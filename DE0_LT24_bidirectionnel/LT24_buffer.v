==> flow/design.v <==
module LT24_buffer(
	clk,
	rst_n,
	LT24_ADC_BUSY_bus,
	LT24_ADC_CS_N_bus,
	LT24_ADC_DCLK_bus,
	LT24_ADC_DIN_bus,
	LT24_ADC_DOUT_bus,
	LT24_ADC_PENIRQ_N_bus,
	LT24_D_bus,
	LT24_WR_N_bus,
	LT24_RD_N_bus,
	LT24_CS_N_bus,
	LT24_RESET_N_bus,
	LT24_RS_bus,
	LT24_ADC_BUSY_screen,
	LT24_ADC_CS_N_screen,
	LT24_ADC_DCLK_screen,
	LT24_ADC_DIN_screen,
	LT24_ADC_DOUT_screen,
	LT24_ADC_PENIRQ_N_screen,
	LT24_D_screen,
	LT24_WR_N_screen,
	LT24_RD_N_screen,
	LT24_CS_N_screen,
	LT24_RESET_N_screen,
	LT24_RS_screen,
	pic_mem_s2_address,               
	pic_mem_s2_chipselect,            
	pic_mem_s2_clken,                 
	pic_mem_s2_write,                 
	pic_mem_s2_readdata,              
	pic_mem_s2_writedata,             
	pic_mem_s2_byteenable,
	lt24_buffer_flag,
	background_mem_s2_address,                   
	background_mem_s2_chipselect,               
	background_mem_s2_clken,                     
	background_mem_s2_write,                    
	background_mem_s2_readdata,                 
	background_mem_s2_writedata,                
	background_mem_s2_byteenable 
);
input clk;
input rst_n;
wire rst;
assign rst = ~rst_n;
input		          			LT24_ADC_CS_N_bus;
input		          			LT24_ADC_DCLK_bus;
input		          			LT24_ADC_DIN_bus;
output		          		LT24_ADC_BUSY_bus;
output		          		LT24_ADC_DOUT_bus;
output		          		LT24_ADC_PENIRQ_N_bus;
input		    [15:0]			LT24_D_bus;
input		          			LT24_WR_N_bus;
input			          		LT24_RD_N_bus;
input			         		LT24_CS_N_bus;
input		         			LT24_RESET_N_bus;
input			         		LT24_RS_bus;
output		          			LT24_ADC_CS_N_screen;
output		          			LT24_ADC_DCLK_screen;
output			          		LT24_ADC_DIN_screen;
input			          		   LT24_ADC_BUSY_screen;
input		          		   	LT24_ADC_DOUT_screen;
input		          		   	LT24_ADC_PENIRQ_N_screen;
output	reg	    [15:0]		LT24_D_screen;
output	reg	          		LT24_WR_N_screen;
output	reg	          		LT24_RD_N_screen;
output	reg	         		LT24_CS_N_screen;
output	reg	         		LT24_RESET_N_screen;
output	reg	         		LT24_RS_screen;
output  wire [11:0] 	pic_mem_s2_address;               
output  wire        	pic_mem_s2_chipselect;            
output  wire        	pic_mem_s2_clken;                 
output  wire        	pic_mem_s2_write;                 
input 	wire [15:0] pic_mem_s2_readdata;              
output  wire [15:0] 	pic_mem_s2_writedata;             
output  wire [1:0]  	pic_mem_s2_byteenable; 
output  wire [12:0] background_mem_s2_address;                   
output  wire        background_mem_s2_chipselect;               
output  wire        background_mem_s2_clken;                     
output  wire        background_mem_s2_write;                    
input   wire [15:0] background_mem_s2_readdata;                 
output  wire [15:0] background_mem_s2_writedata;                
output  wire [1:0]  background_mem_s2_byteenable; 
input wire				lt24_buffer_flag;           
reg	    [15:0]		LT24_D_loc;
reg	          		LT24_WR_N_loc;
wire	          		LT24_RD_N_loc;
reg	         		LT24_CS_N_loc;
wire	         		LT24_RESET_N_loc;
reg	         		LT24_RS_loc;	
assign LT24_ADC_CS_N_screen = LT24_ADC_CS_N_bus;
assign LT24_ADC_DCLK_screen = LT24_ADC_DCLK_bus;
assign LT24_ADC_DIN_screen = LT24_ADC_DIN_bus;
assign LT24_ADC_BUSY_bus = LT24_ADC_BUSY_screen;
assign LT24_ADC_DOUT_bus = LT24_ADC_DOUT_screen;
assign LT24_ADC_PENIRQ_N_bus = LT24_ADC_PENIRQ_N_screen;
reg bufferFlag;
always @ (posedge clk)
begin
if(rst || ((LT24_D_bus == 16'h002c) && (LT24_RS_bus == 1'b0) && (LT24_CS_N_bus == 1'b0) && (lt24_buffer_flag == 1'b0)))
	begin
	bufferFlag <= 1'd0;
	end
else if((LT24_D_bus == 16'h002c) && (LT24_RS_bus == 1'b0) && (LT24_CS_N_bus == 1'b0) && (lt24_buffer_flag == 1'b1))
	begin
	bufferFlag <= 1'd1;
	end
else 
	begin
	bufferFlag <= bufferFlag;
	end
end
always 
begin
	if (bufferFlag == 1'd1)
		begin
		LT24_D_screen <= LT24_D_loc;
		LT24_WR_N_screen <= LT24_WR_N_loc;
		LT24_RD_N_screen <= LT24_RD_N_loc;
		LT24_CS_N_screen <= LT24_CS_N_loc;
		LT24_RESET_N_screen <= LT24_RESET_N_loc;
		LT24_RS_screen <= LT24_RS_loc;
		end
	else
		begin
		LT24_D_screen <= LT24_D_bus;
		LT24_WR_N_screen <= LT24_WR_N_bus;
		LT24_RD_N_screen <= LT24_RD_N_bus;
		LT24_CS_N_screen <= LT24_CS_N_bus;
		LT24_RESET_N_screen <= LT24_RESET_N_bus;
		LT24_RS_screen <= LT24_RS_bus;
		end
end
assign  LT24_RD_N_loc = 1'b1;
assign  LT24_RESET_N_loc = LT24_RESET_N_bus;
reg [17:0] screenState;
always @ (posedge clk)
begin
if(rst || (bufferFlag == 1'd0))
	begin
	screenState <= 18'd0;
	LT24_WR_N_loc = 1'b0;
	LT24_CS_N_loc = 1'b0;
	end
else if((LT24_WR_N_loc==1'b0) && (LT24_CS_N_loc==1'b0))
	begin
	screenState <= screenState;
	LT24_WR_N_loc = 1'b1;
	LT24_CS_N_loc = 1'b1;
	end
else if(screenState>=18'd76806)
	begin
	screenState <= 18'd0;
	LT24_WR_N_loc = 1'b0;
	LT24_CS_N_loc = 1'b0;
	end
else 
	begin
	screenState <= screenState+18'd1;
	LT24_WR_N_loc = 1'b0;
	LT24_CS_N_loc = 1'b0;
	end
end
wire [10:0]  limLowX, limLowY, limHighX, limHighY, characPosX, characPosY;
reg 	[10:0] posX, posY, pointerX, pointerY;
assign 	background_mem_s2_writedata = 16'h0;
assign	background_mem_s2_write = 1'b0;
assign  	background_mem_s2_byteenable = 2'b11;
assign 	background_mem_s2_address = ({2'b0,posX} % 13'd60) + (13'd60*({2'b0,posY} % 13'd80));
assign 	background_mem_s2_chipselect = (screenState >= 18'd6) && (screenState < 18'd76806);
assign 	background_mem_s2_clken = background_mem_s2_chipselect;
assign 	limLowX = pointerX - 11'd31;
assign 	limHighX = pointerX + 11'd32;
assign 	limLowY = pointerY - 11'd31;
assign 	limHighY = pointerY + 11'd32;
assign 	pic_mem_s2_writedata = 16'h0;
assign	pic_mem_s2_write = 1'b0;
assign  	pic_mem_s2_byteenable = 2'b11;
assign 	characPosX = posX - (pointerX - 11'd31);
assign 	characPosY = posY - (pointerY - 11'd31);
assign 	pic_mem_s2_address = {1'b0,characPosX} + (12'd64*{1'b0,characPosY});
assign 	pic_mem_s2_chipselect = (characPosX < 11'd64) && (characPosX >= 11'd0) && (characPosY < 11'd64) && (characPosY >= 11'd0);
assign 	pic_mem_s2_clken = pic_mem_s2_chipselect;
always 
begin
if((screenState == 18'd0))
	begin 
	LT24_RS_loc <= 1'b0;
	LT24_D_loc <= 16'h002a;             
	end
else if (screenState == 18'd1)
	begin
	LT24_RS_loc <= 1'b1;
	LT24_D_loc <= 16'h0000;
	end
else if (screenState == 18'd2)
	begin
	LT24_RS_loc <= 1'b1;
	LT24_D_loc <= 16'h0000;
	end
else if (screenState == 18'd3)
	begin
	LT24_RS_loc <= 1'b0;
	LT24_D_loc <= 16'h002b;             
	end
else if (screenState == 18'd4)
	begin 
	LT24_RS_loc <= 1'b1;
	LT24_D_loc <= 16'h0000;             
	end
else if (screenState == 32'd5)
	begin
	LT24_RS_loc <= 1'b1;
	LT24_D_loc <= 16'h0000;              
	end
else if (screenState == 18'd6)
	begin
	LT24_RS_loc <= 1'b0;
	LT24_D_loc <= 16'h002c;                                            
	end
else if ((screenState>18'd6) && (screenState<18'd76806))
	begin
	LT24_RS_loc <= 1'b1;
	if((posX > limLowX) && (posX < limHighX) && (posY > limLowY) && (posY < limHighY))
		LT24_D_loc <= pic_mem_s2_readdata;
	else
		LT24_D_loc <= background_mem_s2_readdata;
	end
else if (screenState>=18'd76806)
	begin
	LT24_RS_loc <= 1'b1;
	LT24_D_loc <= pic_mem_s2_readdata;            
	end
else
	begin
	LT24_RS_loc <= 1'b0;
	LT24_D_loc <= 16'h002c;              
	end
end
always @ (posedge clk)
	begin
	if((screenState <= 18'd5)||(screenState>=18'd76806) || rst)
		begin
		posX <= 11'd0;
		posY <= 11'd0;
		end
	else if(posX >= 11'd239 && (LT24_CS_N_loc==1'b0))
		begin
		posX <= 11'd0;
		posY <= posY + 11'd1;
		end
	else if((LT24_CS_N_loc==1'b0))
		begin
		posX <= posX+11'd1;
		posY <= posY;
		end
	else
		begin
		posX <= posX;
		posY <= posY;
		end
	end
always @ (posedge clk)
	begin
	if(rst || ~LT24_RESET_N_bus || (bufferFlag == 1'b0))
		begin
		pointerX <= 11'd1024;
		pointerY <= 11'd1024;
		end
	else if(~LT24_CS_N_bus && ~LT24_WR_N_bus && (bufferFlag == 1'b1))
		begin
		if(LT24_RS_bus == 1'b0)
			begin
			pointerX <=  LT24_D_bus;
			pointerY <=  pointerY;
			end
		else
			begin
			pointerY <=  LT24_D_bus;
			pointerX <= pointerX;
			end
		end
	else 
		begin
			pointerX <= pointerX;
			pointerY <= pointerY;
		end
	end
endmodule
==> Tool chain data of LT24_buffer <==
The steps from the RTL of LT24_buffer to its reports follow in flow order.
Lines are those of the file above, counted from 1.
{ "design": {"design": "LT24_buffer", "clock_port": "clk", "cell_library": "sky130hd", "lib_corner": "tt_025C_1v80"} }

==> Word level <==
Counts by Yosys on the flattened word-level netlist (proc, flatten, opt, wreduce; memories kept). Register bits leave out memories and registers merged into their read ports (data or address); mux counts leave out enables and synchronous resets folded into registers. Print and check cells are left out. Cells with the same type and inputs are merged into one.
{ "word_totals": {"in_bits": 62, "ff_bits": 64} }
{ "op_classes": {"reduce_and_logical": 25, "n_mux": 26, "n_mul": 1, "bitwise": 8, "n_addsub": 11, "n_div": 2, "compare": 14, "n_eq": 7} }
{ "ops": {"columns": ["op", "count"], "rows": [
  ["16-bit two-way mux", 11],
  ["11-bit by 7-bit remainder unit with 13-bit output with constant B", 1],
  ["11-bit by 6-bit remainder unit with 13-bit output with constant B", 1],
  ["18-bit by 3-bit == test with 1-bit output with constant B", 3],
  ["4-bit by 13-bit multiplier with 11-bit output with constant A", 1],
  ["18-bit by 2-bit == test with 1-bit output with constant B", 2],
  ["11-bit by 1-bit adder with 11-bit output with constant B", 2],
  ["11-bit by 1-bit >= comparator with 1-bit output with constant B", 2],
  ["11-bit subtractor", 2],
  ["11-bit > comparator", 2],
  ["11-bit less-than comparator", 2],
  ["11-bit by 5-bit subtractor with 11-bit output with constant B", 2],
  ["11-bit by 6-bit adder with 11-bit output with constant B", 2],
  ["11-bit by 7-bit less-than comparator with 1-bit output with constant B", 2],
  ["18-bit by 1-bit adder with 18-bit output with constant B", 1],
  ["18-bit by 1-bit == test with 1-bit output with constant B", 1],
  ["18-bit by 17-bit >= comparator with 1-bit output with constant B", 1],
  ["18-bit by 17-bit less-than comparator with 1-bit output with constant B", 1],
  ["18-bit by 3-bit >= comparator with 1-bit output with constant B", 1],
  ["18-bit by 3-bit > comparator with 1-bit output with constant B", 1],
  ["18-bit by 3-bit <= comparator with 1-bit output with constant B", 1],
  ["18-bit zero test", 1],
  ["18-bit two-way mux", 1],
  ["16-bit by 6-bit == test with 1-bit output with constant B", 1],
  ["1-bit logical AND", 15],
  ["1-bit two-way mux", 14],
  ["13-bit adder", 1],
  ["11-bit by 12-bit adder with 12-bit output", 1]
]} }
Not listed: further kinds 5, cells in them 18.

==> Logic depth <==
Depth = most cells in a row (Yosys ltp): at word level without a register or memory, in the mapped netlist without a sequential cell, where the memories' decode and read muxes count.
{ "logic_depth": {"word_depth": 15, "abc_area": 1, "mapped_depth": 42, "depth_no_buf": 42} }

==> Mapped cells and area <==
Source: synth_stat.txt of the flow (Yosys; design flattened, memories mapped). It holds for the ABC_AREA given above (unset counts as 0); a run with the other value may have another netlist.
{ "synth_totals": {"yosys_area_mm2": 0.0081178, "cells": 1209, "seqArea_mm2": 0.0012812, "ff_cells": 64} }
{ "by_type": {"columns": ["cell", "count", "type_area_um2"], "rows": [
  ["sky130_fd_sc_hd__dfxtp_1", 64, 1.28E+03],
  ["sky130_fd_sc_hd__ha_1", 89, 1.11E+03],
  ["sky130_fd_sc_hd__nand2_1", 193, 724.445],
  ["sky130_fd_sc_hd__inv_1", 185, 694.416],
  ["sky130_fd_sc_hd__xor2_1", 57, 499.229],
  ["sky130_fd_sc_hd__o21ai_0", 80, 400.384],
  ["sky130_fd_sc_hd__a21oi_1", 75, 375.36],
  ["sky130_fd_sc_hd__buf_4", 50, 375.36],
  ["sky130_fd_sc_hd__nor2_1", 90, 337.824],
  ["sky130_fd_sc_hd__fa_1", 14, 280.269],
  ["sky130_fd_sc_hd__nand3_1", 55, 275.264],
  ["sky130_fd_sc_hd__xnor2_1", 29, 253.994],
  ["sky130_fd_sc_hd__nand2_2", 27, 168.912],
  ["sky130_fd_sc_hd__nor3_1", 28, 140.134],
  ["sky130_fd_sc_hd__nand4_1", 20, 125.12],
  ["sky130_fd_sc_hd__o211ai_1", 15, 112.608],
  ["sky130_fd_sc_hd__nand3_2", 10, 100.096],
  ["sky130_fd_sc_hd__a211oi_1", 8, 60.058]
]} }
Not listed: further types 39, cells in them 120.

==> Path before layout <==
OpenSTA on the mapped netlist: ideal clock, no wires. The path of least setup slack (recovery checks aside). Input and output delay are each 20% of the period. Register names are those of the netlist, which keeps one name where synthesis merged equal registers.
{ "synth_path": {"path_kind": "register to output", "start": "reg posY[9]", "end": "out background_mem_s2_address[12]", "tclk_ns": 8.65, "delay_ns": 4.497, "slack_ns": 2.423, "arrival_ns": 4.497, "required_time_ns": 6.920, "launch_ns": 0.000, "stages": 37, "n_path_buf": 0, "output_delay_ns": 1.730, "synth_period_reached_ns": 6.227} }
"delay_ns" is the arrival time less input delay plus setup time.
At an output port there is no setup time.
"stages" counts driving pins, that of a launching flip-flop among them; a cell with two outputs on the path counts twice.
"synth_period_reached_ns" = period - worst setup slack (recovery checks aside). The figure is calculated, with input and output delays left at 20% of the set period.
The rows between start and end are the longest chain of elaborated cells between them; the timing report does not say that the signal goes this way. Where chains are equally long, one stands for them.
A line is the first line of the expression or statement that the cell stems from. Yosys adds cells for indexed reads and writes and turns some case tables into memories.
At most two assigning lines are given for a register; there are more.
{ "synth_between": {"cell_sequence": "sky130_fd_sc_hd__dfxtp_1 sky130_fd_sc_hd__inv_2 sky130_fd_sc_hd__a21oi_2 sky130_fd_sc_hd__nand2_1 sky130_fd_sc_hd__nand2_2 sky130_fd_sc_hd__inv_2 sky130_fd_sc_hd__xor2_2 sky130_fd_sc_hd__nand2_2 sky130_fd_sc_hd__nand2_4 sky130_fd_sc_hd__nand2_2 sky130_fd_sc_hd__nand3_1 sky130_fd_sc_hd__nand2_2 sky130_fd_sc_hd__nand2_1 sky130_fd_sc_hd__nand2_1 sky130_fd_sc_hd__nand3_2 sky130_fd_sc_hd__nand2_4 sky130_fd_sc_hd__nand3_2 sky130_fd_sc_hd__nand2_2 sky130_fd_sc_hd__nand2_1 sky130_fd_sc_hd__nand2_1 sky130_fd_sc_hd__inv_1 sky130_fd_sc_hd__ha_1 sky130_fd_sc_hd__inv_1 sky130_fd_sc_hd__fa_1 sky130_fd_sc_hd__inv_1 sky130_fd_sc_hd__ha_1 sky130_fd_sc_hd__inv_1 sky130_fd_sc_hd__o21bai_1 sky130_fd_sc_hd__xor2_1 sky130_fd_sc_hd__inv_1 sky130_fd_sc_hd__ha_1 sky130_fd_sc_hd__inv_1 sky130_fd_sc_hd__o21bai_1 sky130_fd_sc_hd__nand2_1 sky130_fd_sc_hd__nand2_1 sky130_fd_sc_hd__a21oi_1 sky130_fd_sc_hd__xnor2_1", "elab_chain_len": 3, "cells_between": 3} }
{ "synth_rtl": {"columns": ["item", "line_no", "source"], "rows": [
  ["start: declaration", 167, "reg [10:0] posX, posY, pointerX, pointerY;"],
  ["start: assignment", 252, "posY <= posY + 11'd1;"],
  ["start: assignment", 257, "posY <= posY;"],
  ["11-bit by 7-bit remainder unit with 13-bit output", 171, "assign background_mem_s2_address = ({2'b0,posX} % 13'd60) + (13'd60*({2'b0,posY} % 13'd80));"],
  ["4-bit by 13-bit multiplier with 11-bit output", 171, null],
  ["13-bit adder", 171, null],
  ["end: declaration", 79, "output  wire [12:0] background_mem_s2_address;"]
]} }

==> Path in the finished layout <==
Path of least setup slack in the final report of entry A (OpenROAD, finished layout, wires in). Where an end is a register, its clock arrival counts in the times.
{ "layout_path": {"path_kind": "register to output", "start": "reg posY[10]", "end": "out background_mem_s2_address[12]", "tclk_ns": 7.88, "n_path_buf": 1, "stages": 32, "required_time_ns": 6.30, "launch_ns": 0.33, "output_delay_ns": 1.58, "slack_ns": 0.65, "arrival_ns": 5.66} }
The rows between start and end are the longest chain of elaborated cells between them; the timing report does not say that the signal goes this way. Where chains are equally long, one stands for them.
At most two assigning lines are given for a register; there are more.
{ "layout_between": {"cell_sequence": "sky130_fd_sc_hd__dfxtp_2 sky130_fd_sc_hd__inv_1 sky130_fd_sc_hd__a21oi_2 sky130_fd_sc_hd__nand2_1 sky130_fd_sc_hd__nand2_2 sky130_fd_sc_hd__inv_2 sky130_fd_sc_hd__xor2_2 sky130_fd_sc_hd__nand2_2 sky130_fd_sc_hd__nand2_4 sky130_fd_sc_hd__nand2_2 sky130_fd_sc_hd__nand2_2 sky130_fd_sc_hd__nand2_2 sky130_fd_sc_hd__nand2_2 sky130_fd_sc_hd__nand2_1 sky130_fd_sc_hd__nand2_1 sky130_fd_sc_hd__nand3_2 sky130_fd_sc_hd__nand2_4 sky130_fd_sc_hd__nand2_4 sky130_fd_sc_hd__o22ai_1 sky130_fd_sc_hd__inv_1 sky130_fd_sc_hd__fa_1 sky130_fd_sc_hd__fa_1 sky130_fd_sc_hd__inv_1 sky130_fd_sc_hd__ha_1 sky130_fd_sc_hd__xnor2_1 sky130_fd_sc_hd__inv_1 sky130_fd_sc_hd__ha_1 sky130_fd_sc_hd__nand2_1 sky130_fd_sc_hd__nand2_1 sky130_fd_sc_hd__a21oi_1 sky130_fd_sc_hd__xnor2_1 sky130_fd_sc_hd__clkdlybuf4s50_1", "elab_chain_len": 3, "cells_between": 3} }
{ "layout_rtl": {"columns": ["item", "line_no", "source"], "rows": [
  ["start: declaration", 167, "reg [10:0] posX, posY, pointerX, pointerY;"],
  ["start: assignment", 252, "posY <= posY + 11'd1;"],
  ["start: assignment", 257, "posY <= posY;"],
  ["11-bit by 7-bit remainder unit with 13-bit output", 171, "assign background_mem_s2_address = ({2'b0,posX} % 13'd60) + (13'd60*({2'b0,posY} % 13'd80));"],
  ["4-bit by 13-bit multiplier with 11-bit output", 171, null],
  ["13-bit adder", 171, null],
  ["end: declaration", 79, "output  wire [12:0] background_mem_s2_address;"]
]} }

Data sheet: physical implementation of LT24_buffer

Top module LT24_buffer; platform sky130hd; tools Yosys and OpenROAD; 2 stored runs in no particular order. Input and output delays are each 20% of the period that was set; the output load is 0.01 pF.
By "worst_setup_path_time_ns" is meant the share of the clock period that the worst setup path is allowed (20% is reserved at inputs, 20% at outputs), minus its slack. Clock arrival times at its registers enter into it.
"power_uw" is the tool's figure for a default switching activity; nothing was simulated.
[
  {
    "run": "entry A",
    "settings": { "period_ns": 7.88, "CORE_UTILIZATION": 25, "PLACE_DENSITY_LB_ADDON": 0.27, "CELL_PAD_IN_SITES_GLOBAL_PLACEMENT": 3, "CELL_PAD_IN_SITES_DETAIL_PLACEMENT": 0, "TNS_END_PERCENT": 20, "ABC_AREA": 1, "GPL_ROUTABILITY_DRIVEN": 0, "CTS_CLUSTER_SIZE": 21, "CTS_CLUSTER_DIAMETER": 171, "SLEW_MARGIN": 15, "CAP_MARGIN": 20, "CORE_MARGIN": 2 },
    "results": { "ys_area_mm2": 0.0081178, "final_util_pct": 30.8, "finish.stdcell_area_mm2": 0.0097969, "power_uw": 882, "die_area_mm2": 0.0339278, "setupTns_ns": 0.000, "fin_ws_ns": 0.647, "worst_setup_path_time_ns": 5.66, "critical_path_type": "register to output", "worst_hold_slack_ns": 0.478 }
  },
  {
    "run": "entry B",
    "settings": { "period_ns": 5.81, "CORE_UTILIZATION": 43, "PLACE_DENSITY_LB_ADDON": 0.15, "TNS_END_PERCENT": 10, "CTS_CLUSTER_SIZE": 63, "CTS_CLUSTER_DIAMETER": 160, "CAP_MARGIN": 20, "CORE_MARGIN": 2, "SLEW_MARGIN": 20 },
    "results": { "power_uw": 1090, "worst_hold_slack_ns": 0.459, "finish.stdcell_area_mm2": 0.0099958, "die_area_mm2": 0.0192391, "ys_area_mm2": 0.0078025, "final_util_pct": 55.8, "fin_ws_ns": -0.054, "worst_setup_path_time_ns": 4.70, "critical_path_type": "register to output", "setupTns_ns": -0.096 }
  }
]
