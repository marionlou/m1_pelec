==> flow/design.v <==
module CUBE(
	input logic clk,
	input logic reset,
	input logic top_cube,
	input logic [10:0] x_cnt, 
	input logic [9:0] y_cnt,
	output logic [7:0] red,
	output logic [7:0] green,
	output logic [7:0] blue
	);
	parameter xlength = 11'd120;
	parameter xdiag = 11'd50;
	parameter ydiag = 10'd90;
	parameter x_offset = 11'd400;
	parameter y_offset = 10'd300;
	logic [20:0] XY0 = {x_offset , y_offset};
	logic [20:0] XY1 = {x_offset + xline01 , y_offset};
	logic [20:0] XY2 = {x_offset + xline01 + xdiag , y_offset + ydiag};
	logic [20:0] XY3 = {x_offset + xline01 , y_offset + ydiag + ydiag};
	logic [20:0] XY4 = {x_offset , y_offset + ydiag + ydiag};
	logic [20:0] XY5 = { x_offset - xdiag , y_offset + ydiag};
	logic [20:0] XY6 = { x_offset + xdiag , y_offset + ydiag};
	logic [10:0] X_line_01;
	logic [9:0] Y_line_01;
	logic [10:0] X_line_12;
	logic [9:0] Y_line_12;
	logic [10:0] X_line_23;
	logic [9:0] Y_line_23;
	logic [10:0] X_line_34;
	logic [9:0] Y_line_34;
	logic [10:0] X_line_45;
	logic [9:0] Y_line_45;
	logic [10:0] X_line_50;
	logic [9:0] Y_line_50;
	logic [10:0] X_line_06;
	logic [9:0] Y_line_06;
	logic [10:0] X_line_64;
	logic [9:0] Y_line_64;
	logic [10:0] X_line_62;
	logic [9:0] Y_line_62;
	logic left_face;
	logic right_face;
	logic [3:0] top_face;
	logic [10:0] count;
always_ff @(posedge clk)
begin
	right_face <= {(x_cnt >= X_line_06 && x_cnt <= X_line_12) 
					&&(y_cnt >= XY0[9:0] && y_cnt < XY6[9:0])}; 
	left_face <= {(x_cnt >= X_line_64 && x_cnt <= X_line_23) 
					&&(y_cnt >= XY6[9:0] && y_cnt <= XY4[9:0])};
	top_face[0] <= {(x_cnt >= XY0[20:10] && x_cnt < X_line_06)  
					&& (y_cnt > XY0[9:0] && y_cnt <= XY6[9:0])};
	top_face[1] <= {(x_cnt >= X_line_50 && x_cnt < XY0[20:10])  
					&& (y_cnt > XY0[9:0] && y_cnt <= XY6[9:0])};
	top_face[2] <= {(x_cnt >= XY0[20:10] && x_cnt < X_line_64)  
					&&(y_cnt > XY6[9:0] && y_cnt < XY4[9:0])};
	top_face[3] <= {(x_cnt >= X_line_45 && x_cnt < XY0[20:10])  
					&&(y_cnt > XY6[9:0] && y_cnt < XY4[9:0])};
	if(left_face) begin
			red 	<= 8'd86;
			green <= 8'd169;
			blue 	<= 8'd152;	
			end
	else if (right_face) begin
			red <= 8'd49;
			green <= 8'd70;
			blue <= 8'd70;
			end
	else if (top_face[0] || top_face[1] || top_face[2] || top_face[3]) 
			begin
			if (top_cube) begin
				red <= 8'd222;
				green <= 8'd222;
				blue <= 8'd0;
				end
			else begin
				red <= 8'd86;
				green <= 8'd70;
				blue <= 8'd239;
				end
			end
	else begin 
			red <= 8'd0;
			green <= 8'd0;
			blue <= 8'd0;
		end
end
Draw_Line line01(
	.clk(clk),
	.reset(reset),
	.start(),
	.x0(XY0[20:10]), .x1(XY1[20:10]),
	.y0(XY0[9:0]), .y1(XY1[9:0]),
	.x_line(X_line_01), 
	.y_line(Y_line_01),
	.done(),
	.*
);
Draw_Line line12(
	.clk(clk),
	.reset(reset),
	.start(start12),
	.x0(XY1[20:10]), .x1(XY2[20:10]),
	.y0(XY1[9:0]), .y1(XY2[9:0]),
	.x_line(X_line_12), 
	.y_line(Y_line_12),
	.done(),
	.*
);
Draw_Line line23(
	.clk(clk),
	.reset(reset),
	.start(start23),
	.x0(XY2[20:10]), .x1(XY3[20:10]),
	.y0(XY2[9:0]), .y1(XY3[9:0]),
	.x_line(X_line_23), 
	.y_line(Y_line_23),
	.done(),
	.*
);
Draw_Line line34(
	.clk(clk),
	.reset(reset),
	.start(),
	.x0(XY3[20:10]), .x1(XY4[20:10]),
	.y0(XY3[9:0]), .y1(XY4[9:0]),
	.x_line(X_line_34), 
	.y_line(Y_line_34),
	.done(),
	.*
);
Draw_Line line45(
	.clk(clk),
	.reset(reset),
	.start(start45),
	.x0(XY5[20:10]), .x1(XY4[20:10]),
	.y0(XY5[9:0]), .y1(XY4[9:0]),
	.x_line(X_line_45), 
	.y_line(Y_line_45),
	.done(),
	.*
);
Draw_Line line50(
	.clk(clk),
	.reset(reset),
	.start(start50),
	.x0(XY0[20:10]), .x1(XY5[20:10]),
	.y0(XY0[9:0]), .y1(XY5[9:0]),
	.x_line(X_line_50), 
	.y_line(Y_line_50),
	.done(),
	.*
);
Draw_Line line06(
	.clk(clk),
	.reset(reset),
	.start(start06),
	.x0(XY0[20:10]), .x1(XY6[20:10]),
	.y0(XY0[9:0]), .y1(XY6[9:0]),
	.x_line(X_line_06), 
	.y_line(Y_line_06),
	.done(),
	.*
);
Draw_Line line64(
	.clk(clk),
	.reset(reset),
	.start(start64),
	.x0(XY6[20:10]), .x1(XY4[20:10]),
	.y0(XY6[9:0]), .y1(XY4[9:0]),
	.x_line(X_line_64), 
	.y_line(Y_line_64),
	.done(),
	.*
);
Draw_Line line62(
	.clk(clk),
	.reset(reset),
	.start(),
	.x0(XY6[20:10]), .x1(XY2[20:10]),
	.y0(XY6[9:0]), .y1(XY2[9:0]),
	.x_line(X_line_62), 
	.y_line(Y_line_62),
	.done(),
	.*
);
endmodule
`timescale 1ns/1ps
module Draw_Line(
	input logic clk,
	input logic reset,
	input logic [10:0] x0,x1,x_cnt,
	input logic [9:0] y0,y1,y_cnt,
	output logic done,
	output logic start,
	output logic [10:0] x_line,
	output logic [9:0] y_line
	);
		logic signed [11:0] dx, dy, err, e2;
		logic [10:0] x_n, x_plus;
		logic [9:0] y_n, y_plus;
		logic right, down;
		typedef enum logic {IDLE, RUN} state_t;
		state_t state;
		always_ff @(posedge clk) begin
		done <= 0;
		start <= (x_cnt == 0) && (y_cnt == y0);
		if (reset) state <= IDLE;
		else case (state)
			IDLE:
			begin
			x_n <= x0;
			y_n <= y0;
				if (start) begin
					dx = x1 - x0;   
					right = dx >= 0;
					if (~right) dx = -dx;
					dy = y1 - y0;
					down = dy >= 0;
					if (down) dy = -dy;
					err = dx + dy;
					x_plus <= x_n;
					y_plus <= y_n;
					x_line <= x_n;
					y_line <= y_n;
					state <= RUN;
				end
			end
			RUN:
			if (x_n == x1 && y_n == y1) begin
				x_line <= x_n;
			   y_line <= y_n;
				done <= 1;
				state <= IDLE;
			end else begin
			  if (x_cnt == 0 && y_n != y1) begin
			  e2 = err << 1;
				if (e2 > dy) begin
					err += dy;
					if (right) x_plus <= x_plus + 11'd1;
					else x_plus <= x_plus - 11'd1;
				end
				if  (e2 < dx) begin
					err += dx;
					if (down) y_plus <= y_plus + 10'd1;
					else y_plus <= y_plus - 10'd1; 
				end
			  x_n <= x_plus;
			  y_n <= y_plus;
			  x_line <= x_n;
			  y_line <= y_n;
			  end
			  else if (x_cnt == x_n && y_n == y_plus) begin
				e2 = err << 1;
				if (e2 > dy) begin
					err += dy;
					if (right) x_plus <= x_plus + 11'd1;
					else x_plus <= x_plus - 11'd1;
				end
				if  (e2 < dx) begin
					err += dx;
					if (down) y_plus <= y_plus + 10'd1;
					else y_plus <= y_plus - 10'd1; 
				end
			  x_n <= x_plus;
			  y_n <= y_plus;
			  x_line <= x_n;
			  y_line <= y_n;
			  end
			  else if (y_n == y1 && x_n != x1) begin
				e2 = err << 1;
				if (e2 > dy) begin
					err += dy;
					if (right) x_plus <= x_plus + 11'd1;
					else x_plus <= x_plus - 11'd1;
				end
				if  (e2 < dx) begin
					err += dx;
					if (down) y_plus <= y_plus + 10'd1;
					else y_plus <= y_plus - 10'd1; 
				end
			  x_n <= x_plus;
			  x_line <= x_n;
			  y_line <= y_n;
			  end
			  else if (x_n == x1 && y_n != y1) begin
				e2 = err << 1;
				if (e2 > dy) begin
					err += dy;
					if (right) x_plus <= x_plus + 11'd1;
					else x_plus <= x_plus - 11'd1;
				end
				if  (e2 < dx) begin
					err += dx;
					if (down) y_plus <= y_plus + 10'd1;
					else y_plus <= y_plus - 10'd1; 
				end
			  y_n <= y_plus;
			  x_line <= x_n;
			  y_line <= y_n;
			  end
			  else begin
			  x_line <= x_n;
			  y_line <= y_n;
			  end
			end
			default:
				state <= IDLE;
			endcase
			end
endmodule
# From RTL to reports: CUBE
# What the tools print for CUBE, step after step.
# Line numbers count from 1 in the design file above.
# Operators: Yosys type, input widths -> output width; for muxes data width and select width s.
# Library cell names are shortened.
design:
  top: "CUBE"
  clock: "clk"
  lib: "sky130hd"
  corner: "tt_025C_1v80"

# After elaboration
# Yosys after proc, flatten, opt, wreduce and memory -nomap, before mapping. Memory bits, and registers merged into a memory's read port (data or address), are not among the register bits. Print and check cells are not counted. Equal cells are merged and count once.
bits:
  wordCells: 819
  ramBits: 0
  latch_bits: 0
  mem_bits_ro: 0
  register_bits: 582
  mem_count: 0
  out_inout_bits: 24
  clocked_rd_ports_x_width: 0
op_classes:
  n_shift: 0
  n_reduce_logical: 84
  logic: 8
  n_mux: 479
  mul: 0
  add_sub_neg: 66
  div: 0
  n_eq: 74
  compare: 32
ops:
  columns: ["operator", "count"]
  rows:
  - ["$mux 12", 254]
  - ["$mux 11", 72]
  - ["$mux 10", 78]
  - ["$add 12x12->12", 36]
  - ["$pmux 11 s2", 18]
  - ["$pmux 10 s2", 12]
  - ["$pmux 12 s2", 6]
  - ["$eq 10x9->1 const B", 8]
  - ["$eq 11x11->1", 7]
  - ["$gt 12x12->1", 6]
  - ["$lt 12x12->1", 6]
  - ["$ne 4x4->1 const B", 18]
  - ["$add 11x1->11 const B", 6]
  - ["$sub 11x1->11 const B", 6]
  - ["$add 10x1->10 const B", 6]
  - ["$sub 10x1->10 const B", 6]
  - ["$eq 10x10->1", 6]
  - ["$ne 10x9->1 const B", 6]
  - ["$mux 8", 7]
  - ["$logic_and 1x1->1", 48]
  - ["$reduce_and 4->1", 12]
  - ["$ge 11x11->1", 4]
  - ["$eq 11x9->1 const B", 4]
  - ["$ne 11x9->1 const B", 4]
  - ["$reduce_and 3->1", 12]
  - ["$ne 5x5->1 const B", 6]
  - ["$ge 12x1->1 const B", 2]
  - ["$neg 12->12", 2]
# Not listed: further kinds 26, cells in them 85.

# Logic depth
# Depth = most cells in a row (Yosys ltp): at word level without a register or memory, in the mapped netlist without a sequential cell, where the memories' decode and read muxes count.
logic_depth:
  word_depth: 19
  abc_area: 0
  depth_mapped: 11
  mapped_depth_nobuf: 10

# After synthesis
# The flow's flattened synthesis, as Yosys stat reports it; memories are mapped. The netlist is that of the ABC_AREA named above (0 if unset); the other value can give another one.
# Totals and module areas in this step are rounded.
synth_totals:
  flip_flops: 403
  mapped_area_um2: 23500
  buf_cells: 104
  cells: 2225
by_type:
  columns: ["cell_type", "count", "area_total_um2"]
  rows:
  - ["edfxtp_1", 379, 1.14E+04]
  - ["xnor2_1", 201, 1.76E+03]
  - ["ha_1", 107, 1.34E+03]
  - ["xor2_1", 111, 972.182]
  - ["nor2_1", 228, 855.821]
  - ["a21oi_1", 158, 790.758]
  - ["and2_1", 91, 569.296]
  - ["nand2_1", 132, 495.475]
  - ["dfxtp_1", 24, 480.461]
  - ["inv_1", 118, 442.925]
  - ["nand2b_1", 68, 425.408]
  - ["nand3_1", 74, 370.355]
  - ["o21ai_0", 56, 280.269]
  - ["clkbuf_1", 70, 262.752]
  - ["nand4_1", 37, 231.472]
  - ["and3_1", 34, 212.704]
  - ["nor4_1", 34, 212.704]
  - ["mux2_2", 16, 180.173]
# Not listed: further types 57, cells in them 287.
# By module: a second synthesis without flattening, with its own total; a netlist apart from the flattened one above.
hier_totals:
  hier_cells: 5335
  hier_area_um2: 53000
# Each row is one instance without its submodules.
by_module:
  columns: ["mod", "cells", "mod_seq_area_um2", "instances", "area_um2"]
  rows:
  - ["Draw_Line", 840, 3060, 6, 8450]
  - ["CUBE", 295, 320, 1, 2340]

# Worst setup path after synthesis
# Path of least setup slack by OpenSTA after synthesis, without wires, with an ideal clock, recovery checks aside; 20% of the period is set as input and as output delay. Where synthesis merged equal registers, the netlist keeps one of their names.
synth_path:
  path_kind: "input -> register"
  start: "input x_cnt[2]"
  end: "register line45.x_n[0]"
  clock_period_ns: 4.26
  path_slack_ns: 1.076
  t_first_pin_ns: 0.852
  path_delay_ns: 2.332
  arrival_ns: 2.785
  required_time_ns: 3.861
  driving_pins: 6
  n_path_buf: 1
  input_delay_ns: 0.852
  period_less_setup_slack_ns: 3.184
# "path_delay_ns" is the arrival time less input delay plus setup time.
# "driving_pins" counts driving pins, that of a launching flip-flop among them; a cell with two outputs on the path counts twice.
# "period_less_setup_slack_ns" = period - worst setup slack (recovery checks aside). The figure is calculated, with input and output delays left at 20% of the set period.
# Between the ends stands the longest chain of elaborated cells between them, by number of cells; it is not shown to be the way that was timed. Of several equally long chains one is given.
# A line is the first line of the expression or statement that the cell stems from. Yosys adds cells for indexed reads and writes and turns some case tables into memories.
# At most two assigning lines are given for a register; there are more.
# Only ways into the end's enable, where the timed path ends, are counted here.
synth_via:
  path_cell_list: "clkbuf_1 -> nor4_1 -> nand3_1 -> o21ai_0 -> a21oi_1 -> a221oi_1"
  elab_chain_len: 4
synth_lines:
  columns: ["element", "line", "rtl"]
  rows:
  - ["start: declaration", 5, "input logic [10:0] x_cnt,"]
  - ["$eq 11x11->1", 253, "else if (x_cnt == x_n && y_n == y_plus) begin"]
  - ["$logic_and 1x1->1", 253, null]
  - ["$ne 4x4->1", null, null]
  - ["$reduce_and 3->1", null, null]
  - ["end: assignment", 248, "x_n <= x_plus;"]
  - ["end: assignment", 265, "x_n <= x_plus;"]
  - ["end: declaration", 200, "logic [10:0] x_n, x_plus;"]

# Path in the finished layout
# From the final timing report of stored run 1: the path of least setup slack in the routed layout; clock arrival at registers is part of the times.
layout_path:
  path_kind: "register -> register"
  start: "register line23.err[1]"
  end: "register line23.err[6]"
  path_slack_ns: -0.49
  clock_period_ns: 2.18
  t_first_pin_ns: 0.58
  arrival_ns: 2.99
  driving_pins: 11
  n_path_buf: 2
  required_time_ns: 2.50
# Between the ends stands the longest chain of elaborated cells between them, by number of cells; it is not shown to be the way that was timed. Of several equally long chains one is given.
layout_via:
  path_cell_list: "edfxtp_1 -> ha_2 -> a211o_4 -> a21oi_4 -> nor2_4 -> mux2_4 -> o32a_4 -> buf_4 -> buf_6 -> xnor2_2 -> nand2_1"
  elab_chain_len: 17
layout_lines:
  columns: ["element", "line", "rtl"]
  rows:
  - ["start: declaration", 199, "logic signed [11:0] dx, dy, err, e2;"]
  - ["start: assignment", 221, "err = dx + dy;"]
  - ["$gt 12x12->1", 288, "if (e2 > dy) begin"]
  - ["$mux 12", 288, null]
  - ["$mux 12", 286, "else if (x_n == x1 && y_n != y1) begin"]
  - ["$mux 12", 270, "else if (y_n == y1 && x_n != x1) begin"]
  - ["$mux 12", 253, "else if (x_cnt == x_n && y_n == y_plus) begin"]
  - ["$mux 12", 236, "if (x_cnt == 0 && y_n != y1) begin"]
  - ["$mux 12", 230, "if (x_n == x1 && y_n == y1) begin"]
  - ["[... 3 more ...]", null, null]
  - ["$mux 12", 293, "if (e2 < dx) begin"]
  - ["$mux 12", 286, null]
  - ["$mux 12", 270, null]
  - ["$mux 12", 253, null]
  - ["$mux 12", 236, null]
  - ["$mux 12", 230, null]
  - ["$pmux 12 s2", 209, "else case (state)"]
  - ["end: assignment", 221, null]
  - ["end: declaration", 199, null]

Add stored flow runs of CUBE

Measured data: module CUBE, platform sky130hd, 2 stored runs of the flow under differing settings, order arbitrary. Input and output delays are each 20% of the period that was set; the output load is 0.01 pF.
"period_reached_ns": clock period set for the run, less the worst setup slack. It is reckoned from that one timing run; input and output delays stay at 20% of the period that was set.
"worst_setup_path_time_ns" is the time allowed to the run's worst setup path (the clock period less input and output delay, where it has them) less its slack. Clock arrival times count: a late capture clock shortens it, a late launch clock lengthens it.
"final_power_mw" rests on the timing tool's default activity at the inputs, not on a simulated workload.
The results are shown rounded.

--- stored run 1 ---
==> flow/run.sh <==
#!/bin/bash
# the make line also repeats the synthesis and layout settings of config.mk as NAME=value (left out here)
make -C /OpenROAD-flow-scripts/flow DESIGN_CONFIG=/design/flow/config.mk WORK_HOME=/design/flow/orfs CLKGATE_MAP_FILE= finish
==> flow/config.mk <==
export PLATFORM = sky130hd
export DESIGN_NAME = CUBE
export DESIGN_NICKNAME = CUBE
export VERILOG_FILES = /design/flow/design.v
export SDC_FILE = /design/flow/constraint.sdc
export NUM_CORES = 4
export LEC_CHECK = 0
export CAP_MARGIN = 40
export CORE_ASPECT_RATIO = 0.66
export CORE_MARGIN = 2
export CORE_UTILIZATION = 40
export MAX_ROUTING_LAYER = met4
export PLACE_DENSITY_LB_ADDON = 0.17
export SETUP_SLACK_MARGIN = 0.16
export SLEW_MARGIN = 20
==> flow/constraint.sdc <==
create_clock -name core_clock -period 2.18 [get_ports {clk}]
set_input_delay 0.4360 -clock core_clock [delete_from_list [all_inputs] [get_ports {clk}]]
set_output_delay 0.4360 -clock core_clock [all_outputs]
set_load 0.01 [all_outputs]

==> results, as YAML <==
results:
  total_die_area_um2: 60700
  period_reached_ns: 2.666
  fin_ws_ns: -0.486
  synthArea_um2: 23500
  worst_setup_path_time_ns: 2.67
  path_kind: "register -> register"
  fin_tns_ns: -44.6
  final_stdcell_area_um2: 34300
  final_power_mw: 17.4
  hold_worst_slack_ns: 0.482
  utilization_frac: 0.589

--- stored run 2 ---
==> flow/run.sh <==
#!/bin/bash
# the make line also repeats the synthesis and layout settings of config.mk as NAME=value (left out here)
make -C /OpenROAD-flow-scripts/flow DESIGN_CONFIG=/design/flow/config.mk WORK_HOME=/design/flow/orfs CLKGATE_MAP_FILE= finish
==> flow/config.mk <==
export PLATFORM = sky130hd
export DESIGN_NAME = CUBE
export DESIGN_NICKNAME = CUBE
export VERILOG_FILES = /design/flow/design.v
export SDC_FILE = /design/flow/constraint.sdc
export NUM_CORES = 4
export LEC_CHECK = 0
export ABC_AREA = 0
export CAP_MARGIN = 20
export CORE_MARGIN = 2
export CORE_UTILIZATION = 42
export GPL_ROUTABILITY_DRIVEN = 1
export MAX_ROUTING_LAYER = met4
export PLACE_DENSITY_LB_ADDON = 0.06
export SETUP_SLACK_MARGIN = 0.34
export SLEW_MARGIN = 0
export TNS_END_PERCENT = 65
==> flow/constraint.sdc <==
create_clock -name core_clock -period 2.91 [get_ports {clk}]
set_input_delay 0.5820 -clock core_clock [delete_from_list [all_inputs] [get_ports {clk}]]
set_output_delay 0.5820 -clock core_clock [all_outputs]
set_load 0.01 [all_outputs]

==> results, as YAML <==
results:
  total_die_area_um2: 57800
  period_reached_ns: 2.672
  fin_ws_ns: 0.238
  synthArea_um2: 23500
  worst_setup_path_time_ns: 2.67
  path_kind: "register -> register"
  fin_tns_ns: 0.000
  final_stdcell_area_um2: 28000
  final_power_mw: 13.2
  hold_worst_slack_ns: 0.451
  utilization_frac: 0.506
