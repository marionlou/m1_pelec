==> flow/design.v <==
module squarecase(
	input logic clk,
	input logic reset,
	input logic [10:0] Xpos, 
	input logic [9:0] Ypos,
	output logic [7:0] red,
	output logic [7:0] green,
	output logic [7:0] blue
	);
	parameter X_LIM = 1055;  
	parameter Y_LIM = 524;  
	parameter Out_length = 10'd100;
	parameter In_length = 10'd80;
	logic [20:0] L1_Out_XY0, L1_Out_XY1, L1_Out_XY2, L1_Out_XY3;
	logic [20:0] L1_In_XY0, L1_In_XY1, L1_In_XY2, L1_In_XY3;
	logic [10:0] L1_Out_x_offset, L1_In_x_offset;
	logic [9:0] L1_Out_y_offset, L1_In_y_offset;
	always_ff @(posedge clk) begin
	L1_In_x_offset <= L1_Out_x_offset + 11'd10;
	L1_In_y_offset <= L1_Out_y_offset + 10'd10;	
	L1_Out_XY0 <= {L1_Out_x_offset , L1_Out_y_offset};
	L1_Out_XY3 <= {L1_Out_x_offset , L1_Out_y_offset + Out_length};
	L1_Out_XY1 <= {L1_Out_x_offset + Out_length , L1_Out_y_offset};
	L1_Out_XY2 <= {L1_Out_x_offset + Out_length , L1_Out_y_offset + Out_length};
	L1_In_XY0 <= {L1_In_x_offset , L1_In_y_offset};
	L1_In_XY3 <= {L1_In_x_offset , L1_In_y_offset + In_length};
	L1_In_XY1 <= {L1_In_x_offset + In_length , L1_In_y_offset};
	L1_In_XY2 <= {L1_In_x_offset + In_length , L1_In_y_offset + In_length};	
	case ({Xpos,Ypos})
	{11'd99,10'd99} : {L1_Out_x_offset,L1_Out_y_offset} <= {11'd99 + 11'd1, 10'd100};
	{11'd99,10'd199} : {L1_Out_x_offset,L1_Out_y_offset} <= {11'd99 + 11'd1, 10'd199 + 10'd1};
	{11'd99,10'd299} : {L1_Out_x_offset,L1_Out_y_offset} <= {11'd99 + 11'd1, 10'd299 + 10'd1};
	endcase
	end
	typedef enum logic {IDLE, RUN} state_t;
	state_t state;
	logic Out_square;
	logic In_square;
	always_ff @(posedge clk) begin
		Out_square <= {(Xpos >= L1_Out_XY0[20:10] && Xpos <= L1_Out_XY1[20:10]) 
							& (Ypos >= L1_Out_XY0[9:0] && Ypos <= L1_Out_XY3[9:0])};
		In_square <= {(Xpos >= L1_In_XY0[20:10] && Xpos <= L1_In_XY1[20:10]) 
							& (Ypos >= L1_In_XY0[9:0] && Ypos <= L1_In_XY3[9:0])};
		if(In_square) begin
			red <= 8'd222;
			green <= 8'd222;
			blue <= 8'd0;
		end
		else if(Out_square) begin
			red 	<= 8'd0;
			green <= 8'd0;
			blue 	<= 8'd255;
		end
		else begin
		red 	<= 8'd0;
		green <= 8'd0;
		blue 	<= 8'd0;
		end
	end
endmodule
== From RTL to reports: squarecase ==
What the tools print for squarecase, step after step.
Lines are those of the file above, counted from 1.
Library cell names are shortened.
The mark -- stands for no value.

* Top module: squarecase
* Clock port: clk
* Cell library: sky130hd
* Library corner: tt_025C_1v80

== Word-level counts ==
Source: Yosys, flattened and elaborated, memories not mapped. Widths are those after wreduce. Registers that Yosys merges into a memory's read port (data or address) are not register bits. Print and check cells do not count. Equal cells are merged and count once.

* Register bits after elaboration: 78
* Memory cells: 0
* ROM bits: 0
* RAM bits: 0
* Input bits: 23
* Output and inout port bits: 24
* Clocked read ports x word width: 0
* Elaborated cells: 34
* Bits in latches: 0

* $mul: 0
* $lt $le $gt $ge: 8
* Add/subtract/negate cells: 3
* Reductions and logical operators: 5
* Shifts and indexed selects: 0
* Div/mod/pow operators: 0
* Bitwise operators: 2
* Muxes and demuxes: 3
* Equality and inequality tests: 3

{| class="wikitable"
|+ Operator list
! cell !! number
|-
| 21-bit by 17-bit == test with 1-bit output with constant B || 3
|-
| 10-bit case mux with 3-bit select || 1
|-
| 11-bit by 7-bit greater-or-equal comparator with 1-bit output with constant B || 2
|-
| 11-bit by 8-bit less-or-equal comparator with 1-bit output with constant B || 2
|-
| 10-bit greater-or-equal comparator || 2
|-
| 10-bit less-or-equal comparator || 2
|-
| 10-bit by 7-bit adder with 10-bit output with constant B || 2
|-
| 8-bit two-way mux || 2
|-
| 10-bit by 4-bit adder with 10-bit output with constant B || 1
|-
| 1-bit logical AND || 4
|-
| 3-bit nonzero test || 1
|-
| 1-bit AND || 2
|}

== Longest topological paths ==
Yosys ltp: most cells in a row. Word level: on the elaborated netlist, between registers, memories and ports. Mapped: between sequential cells and ports; inverters and the memories' decode and read muxes count.

* Depth after elaboration: 3
* ABC_AREA: 0
* Mapped depth: 7

== After synthesis ==
Source: synth_stat.txt of the flow (Yosys; design flattened, memories mapped). It holds for the ABC_AREA given above (unset counts as 0); a run with the other value may have another netlist.

{| class="wikitable"
|+ Cells by type
! cell type !! number !! total area (um^2)
|-
| dfxtp_1 || 29 || 580.557
|-
| ha_1 || 30 || 375.36
|-
| buf_4 || 22 || 165.158
|-
| edfxtp_1 || 5 || 150.144
|-
| inv_1 || 31 || 116.362
|-
| a21oi_1 || 10 || 50.048
|-
| o21ai_0 || 9 || 45.043
|-
| xnor2_1 || 5 || 43.792
|-
| nand4_1 || 5 || 31.28
|-
| a21o_1 || 4 || 30.029
|-
| nor2_1 || 8 || 30.029
|-
| nand2_1 || 7 || 26.275
|-
| nor3_1 || 5 || 25.024
|-
| nor4b_4 || 1 || 23.773
|-
| nor2b_1 || 3 || 18.768
|-
| nand4b_1 || 2 || 17.517
|-
| a2111oi_2 || 1 || 15.014
|-
| nand3_1 || 3 || 15.014
|}

Not listed: further types 21, cells in them 23.

* Flip-flops: 34
* Cells in the netlist: 203
* Chip area (Yosys): 1945.6 um^2
* Buffers: 22

== Timing after synthesis ==
Path of least setup slack by OpenSTA after synthesis, without wires, with an ideal clock, recovery checks aside; 20% of the period is set as input and as output delay. Where synthesis merged equal registers, the netlist keeps one of their names.

* Kind: input to register
* From: input port Ypos[4]
* To: register L1_Out_y_offset[3]
* Input delay: 394 ps
* Time at the first pin: 394 ps
* Path slack: 296 ps
* Library setup time: 351 ps
* Driving pins on the path: 4
* Clock period: 1970 ps
* Required time: 1619 ps
* Data arrival time: 1322 ps
* Delay of the path: 1279 ps
* Period reached after synthesis: 1674 ps

"delay of the path" is the arrival time less input delay plus setup time.
"driving pins on the path": output pins that drive a net of the path, with the launching flip-flop's if there is one; two outputs of one cell count as two.
"period reached after synthesis" is the clock period less the worst setup slack; recovery checks do not enter. This is arithmetic on one report: input and output delays are still those of the set period (20% each).
Between the ends stands the longest chain of elaborated cells between them, by number of cells; it is not shown to be the way that was timed. Of several equally long chains one is given.
Each line given opens the expression or statement behind the cell; cells for indexed reads and writes are added by Yosys, which also makes memories of some case tables.
Only ways into the end's enable, where the timed path ends, are counted here.

* Cells stage by stage: nand3b_2 nor4b_4 nand4b_2 a21oi_1
* Cells in the longest elaborated chain: 2
* Elaborated cells on any way between the ends: 4
* RTL lines with such cells: 1
* Classes of those cells: eq/ne: 3; reduce/logical: 1

{| class="wikitable"
|+ RTL lines, path post-synthesis
! what !! line !! text
|-
| from (decl) || 5 || <nowiki>input logic [9:0] Ypos,</nowiki>
|-
| 21-bit by 17-bit == test with 1-bit output || 29 || <nowiki>case ({Xpos,Ypos})</nowiki>
|-
| 3-bit nonzero test || -- ||
|-
| to (decl) || 17 || <nowiki>logic [9:0] L1_Out_y_offset, L1_In_y_offset;</nowiki>
|}

== Timing after layout ==
Path of least setup slack in the final report of run 1 (OpenROAD, finished layout, wires in). Where an end is a register, its clock arrival counts in the times.
The path's times are printed in steps of 10 ps; the period is the one set.

* Kind: input to register
* From: input port Xpos[8]
* To: register L1_Out_y_offset[6]
* Input delay: 340 ps
* Required time: 1710 ps
* Library setup time: 280 ps
* Time at the first pin: 340 ps
* Clock period: 1710 ps
* Driving pins on the path: 6
* Path slack: 70 ps
* Data arrival time: 1640 ps

Between the ends stands the longest chain of elaborated cells between them, by number of cells; it is not shown to be the way that was timed. Of several equally long chains one is given.
Only ways into the end's enable, where the timed path ends, are counted here.

* Cells stage by stage: clkdlybuf4s50_1 or3_4 nor2_4 nand3_4 a21oi_2 buf_4
* Cells in the longest elaborated chain: 2
* Elaborated cells on any way between the ends: 4
* RTL lines with such cells: 1
* Classes of those cells: eq/ne: 3; reduce/logical: 1

{| class="wikitable"
|+ RTL lines, path after layout
! what !! line !! text
|-
| from (decl) || 4 || <nowiki>input logic [10:0] Xpos,</nowiki>
|-
| 21-bit by 17-bit == test with 1-bit output || 29 || <nowiki>case ({Xpos,Ypos})</nowiki>
|-
| 3-bit nonzero test || -- ||
|-
| to (decl) || 17 || <nowiki>logic [9:0] L1_Out_y_offset, L1_In_y_offset;</nowiki>
|}

Add stored flow runs of squarecase

Module squarecase, platform sky130hd: 2 stored runs of the flow (Yosys, OpenROAD) with differing settings, in no particular order. Input and output delays are each 20% of the period that was set; the output load is 0.01 pF.
"period achieved": clock period set for the run, less the worst setup slack. It is reckoned from that one timing run; input and output delays stay at 20% of the period that was set.
"time of the worst setup path" = time allowed to the worst setup path (clock period - input delay - output delay, where it has them) - its slack; a late launch clock adds to it, a late capture clock takes from it.
"power": no workload was simulated; the value follows from the tool's default switching activity.
"time of the worst setup path" is known to 10 ps.

=== Run 1 ===
{| class="wikitable"
! Setting !! Value
|-
| period_ns || 1.71
|-
| CAP_MARGIN || 20
|-
| CORE_MARGIN || 2
|-
| CORE_UTILIZATION || 40
|-
| SLEW_MARGIN || 20
|-
! Result !! Value
|-
| Yosys chip area after synthesis || 1945.6 um^2
|-
| Overall die area || 5437.6 um^2
|-
| Area of the standard cells in the finished layout || 2766.4 um^2
|-
| Utilization after routing || 59.0 %
|-
| Setup slack of the worst path || 70 ps
|-
| Setup TNS || 0 ps
|-
| Worst hold slack || 332 ps
|-
| Power || 1951 µW
|-
| Period achieved || 1640 ps
|-
| Time of the worst setup path || 1300 ps
|-
| Worst setup path type || input to register
|}

=== Run 2 ===
{| class="wikitable"
! Setting !! Value
|-
| period_ns || 1.02
|-
| CORE_UTILIZATION || 35
|-
| PLACE_DENSITY_LB_ADDON || 0.25
|-
| ABC_AREA || 1
|-
| CTS_CLUSTER_SIZE || 79
|-
| CAP_MARGIN || 5
|-
| CORE_MARGIN || 2
|-
| SLEW_MARGIN || 20
|-
! Result !! Value
|-
| Yosys chip area after synthesis || 2190.9 um^2
|-
| Overall die area || 6908.1 um^2
|-
| Area of the standard cells in the finished layout || 3288.2 um^2
|-
| Utilization after routing || 54.9 %
|-
| Setup slack of the worst path || -232 ps
|-
| Setup TNS || -1526 ps
|-
| Worst hold slack || 312 ps
|-
| Power || 3338 µW
|-
| Period achieved || 1252 ps
|-
| Time of the worst setup path || 1250 ps
|-
| Worst setup path type || register to register
|}
